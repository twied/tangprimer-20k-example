==> flow/design.v <==
module clock(
    input wire clk,
    output reg [5:0] nLed
);
parameter ticks_per_second = 27_000_000;
reg [31:0] counter = 0;
always @(posedge clk)
begin
    if (counter >= ticks_per_second / 2)
    begin
        counter <= 0;
        nLed <= ~nLed;
    end
    else
    begin
        counter <= counter + 1;
    end
end
initial
    nLed = 6'b010101;
endmodule
# From RTL to reports: clock
# What the tools print for clock, step after step.
# Lines are those of the file above, counted from 1.
# Cell names lack the library's common part.
# Not given: --
# inputs
design	clock
clock	clk
library	sky130hd
pvt_corner	tt_025C_1v80

# After elaboration
# Counts by Yosys on the flattened word-level netlist (proc, flatten, opt, wreduce; memories kept). Register bits leave out memories and registers merged into their read ports (data or address); mux counts leave out enables and synchronous resets folded into registers. Print and check cells are left out. Cells with the same type and inputs are merged into one.
# classes
n_logic	1
n_addsub	1
cmp	1
# op_table
op	count
32-bit by 1-bit adder with 32-bit output with constant B	1
32-bit by 24-bit greater-or-equal comparator with 1-bit output with constant B	1
6-bit NOT	1
# bits
register_bits	38
wordCells	5

# Longest topological paths
# Depth = most cells in a row (Yosys ltp): at word level without a register or memory, in the mapped netlist without a sequential cell, where the memories' decode and read muxes count.
# logic_depth
ltp_word	1
abc_area	0
depth_mapped	6
ltp_nobuf	5

# Synthesis result
# The flow's flattened synthesis, as Yosys stat reports it; memories are mapped. The netlist is that of the ABC_AREA named above (0 if unset); the other value can give another one.
# The area totals of this step are shown rounded.
# by_type
cell_type	count	area_total_um2
dfxtp_1	32	640.614
edfxtp_1	6	180.173
xor2_1	12	105.101
nor2_1	16	60.058
nand4_1	8	50.048
buf_6	4	45.043
and4_1	5	43.792
inv_1	10	37.536
a21oi_1	6	30.029
nand3_1	6	30.029
o31ai_1	4	30.029
ha_1	2	25.024
or3_1	4	25.024
or4_1	3	22.522
or4_4	2	22.522
o31ai_4	1	21.27
o21ai_0	4	20.019
nand2_1	5	18.768
# Not listed: further types 14, cells in them 17.
# synth_totals
buffers	5
ffs	38
mapped_area_um2	1548
cell_count	147

# Path before layout
# Path of least setup slack by OpenSTA after synthesis, without wires, with an ideal clock, recovery checks aside; 20% of the period is set as input and as output delay. Where synthesis merged equal registers, the netlist keeps one of their names.
# synth_timing
path_type	reg2reg
startpoint	register counter[17]
endpoint	register nLed[0]
n_path_buf	1
period_ps	2400
delay_ps	1768
stages	5
arrival_ps	1468
setup_slack_ps	632
period_less_setup_slack_ps	1768
# "delay_ps" = arrival - input delay + setup time.
# "stages": output pins that drive a net of the path, with the launching flip-flop's if there is one; two outputs of one cell count as two.
# "period_less_setup_slack_ps" = period - worst setup slack (recovery checks aside). The figure is calculated, with input and output delays left at 20% of the set period.
# Between the ends stands the longest chain of elaborated cells between them, by number of cells; it is not shown to be the way that was timed. Of several equally long chains one is given.
# A line is the first line of the expression or statement that the cell stems from. Yosys adds cells for indexed reads and writes and turns some case tables into memories.
# synth_between
path_cell_list	dfxtp_1 > nand4b_1 > or4_1 > o31ai_4 > buf_6
elab_chain_cells	1
cone_cells	1
cone_lines	1
classes_between	compare (1)
# synth_lines
element	line	text
start, declared	6	reg [31:0] counter = 0;
start, assigned	11	counter <= 0;
start, assigned	16	counter <= counter + 1;
32-bit by 24-bit greater-or-equal comparator with 1-bit output	9	if (counter >= ticks_per_second / 2)
end, assigned	12	nLed <= ~nLed;
end, declared	3	output reg [5:0] nLed

# Worst path after layout
# Path of least setup slack in the final report of flow run A (OpenROAD, finished layout, wires in). Where an end is a register, its clock arrival counts in the times.
# The report prints the path's times to 10 ps; the period is as set.
# layout_timing
path_type	reg2reg
startpoint	register counter[17]
endpoint	register nLed[0]
period_ps	2860
arrival_ps	1960
n_path_buf	1
stages	5
setup_slack_ps	900
# Between the ends stands the longest chain of elaborated cells between them, by number of cells; it is not shown to be the way that was timed. Of several equally long chains one is given.
# layout_between
path_cell_list	dfxtp_1 > nand4b_1 > or4_1 > o31ai_4 > buf_6
elab_chain_cells	1
cone_cells	1
cone_lines	1
classes_between	compare (1)
# layout_lines
element	line	text
start, declared	6	reg [31:0] counter = 0;
start, assigned	11	counter <= 0;
start, assigned	16	counter <= counter + 1;
32-bit by 24-bit greater-or-equal comparator with 1-bit output	9	if (counter >= ticks_per_second / 2)
end, assigned	12	nLed <= ~nLed;
end, declared	3	output reg [5:0] nLed

Ticket comment

Module clock, platform sky130hd: 2 stored runs of the flow (Yosys, OpenROAD) with differing settings, in no particular order. Input and output delays are each 20% of the period that was set; the output load is 0.01 pF.
"achieved_clock_period_ps" = clock period - worst setup slack. The figure is calculated, with input and output delays left at 20% of the set period.
"worst_path_time_ps" is the time allowed to the run's worst setup path (the clock period less input and output delay, where it has them) less its slack. Clock arrival times count: a late capture clock shortens it, a late launch clock lengthens it.
"final_power_mw": no workload was simulated; the value follows from the tool's default switching activity.
"worst_path_time_ps" is given in steps of 10 ps.
Results are given in rounded form.

Flow run A, flow files:
==> flow/run.sh <==
#!/bin/bash
# the make line also repeats the synthesis and layout settings of config.mk as NAME=value (left out here)
make -C /OpenROAD-flow-scripts/flow DESIGN_CONFIG=/design/flow/config.mk WORK_HOME=/design/flow/orfs CLKGATE_MAP_FILE= finish
==> flow/config.mk <==
export PLATFORM = sky130hd
export DESIGN_NAME = clock
export DESIGN_NICKNAME = clock
export VERILOG_FILES = /design/flow/design.v
export SDC_FILE = /design/flow/constraint.sdc
export NUM_CORES = 4
export LEC_CHECK = 0
export CAP_MARGIN = 20
export CELL_PAD_IN_SITES_DETAIL_PLACEMENT = 0
export CORE_MARGIN = 2
export CORE_UTILIZATION = 26
export CTS_CLUSTER_SIZE = 96
export GPL_TIMING_DRIVEN = 0
export PLACE_DENSITY_LB_ADDON = 0.14
export SETUP_SLACK_MARGIN = 0.27
export SLEW_MARGIN = 20
==> flow/constraint.sdc <==
create_clock -name core_clock -period 2.86 [get_ports {clk}]
set_input_delay 0.5720 -clock core_clock [delete_from_list [all_inputs] [get_ports {clk}]]
set_output_delay 0.5720 -clock core_clock [all_outputs]
set_load 0.01 [all_outputs]

==> results of flow run A, as CSV <==
result,value
final_power_mw,0.9246
post_route_stdcell_area_um2,1809
post_route_util_pct,30.9
tns_ps,0
die_area_um2,6586
worst_path_time_ps,1960
critical_path_kind,"reg2reg"
achieved_clock_period_ps,1960
timing.setup.ws_ps,900
post_synth_area_um2,1548
hold_ws_ps,475

Flow run B, flow files:
==> flow/run.sh <==
#!/bin/bash
# the make line also repeats the synthesis and layout settings of config.mk as NAME=value (left out here)
make -C /OpenROAD-flow-scripts/flow DESIGN_CONFIG=/design/flow/config.mk WORK_HOME=/design/flow/orfs CLKGATE_MAP_FILE= finish
==> flow/config.mk <==
export PLATFORM = sky130hd
export DESIGN_NAME = clock
export DESIGN_NICKNAME = clock
export VERILOG_FILES = /design/flow/design.v
export SDC_FILE = /design/flow/constraint.sdc
export NUM_CORES = 4
export LEC_CHECK = 0
export CAP_MARGIN = 10
export CELL_PAD_IN_SITES_DETAIL_PLACEMENT = 1
export CORE_MARGIN = 2
export CORE_UTILIZATION = 28
export GPL_TIMING_DRIVEN = 0
export MIN_ROUTING_LAYER = met1
export PLACE_DENSITY_LB_ADDON = 0.07
export SLEW_MARGIN = 5
==> flow/constraint.sdc <==
create_clock -name core_clock -period 3.49 [get_ports {clk}]
set_input_delay 0.6980 -clock core_clock [delete_from_list [all_inputs] [get_ports {clk}]]
set_output_delay 0.6980 -clock core_clock [all_outputs]
set_load 0.01 [all_outputs]

==> results of flow run B, as CSV <==
result,value
final_power_mw,0.8204
post_route_stdcell_area_um2,1833
post_route_util_pct,33.9
tns_ps,0
die_area_um2,6138
worst_path_time_ps,1990
critical_path_kind,"reg2reg"
achieved_clock_period_ps,1991
timing.setup.ws_ps,1499
post_synth_area_um2,1548
hold_ws_ps,481
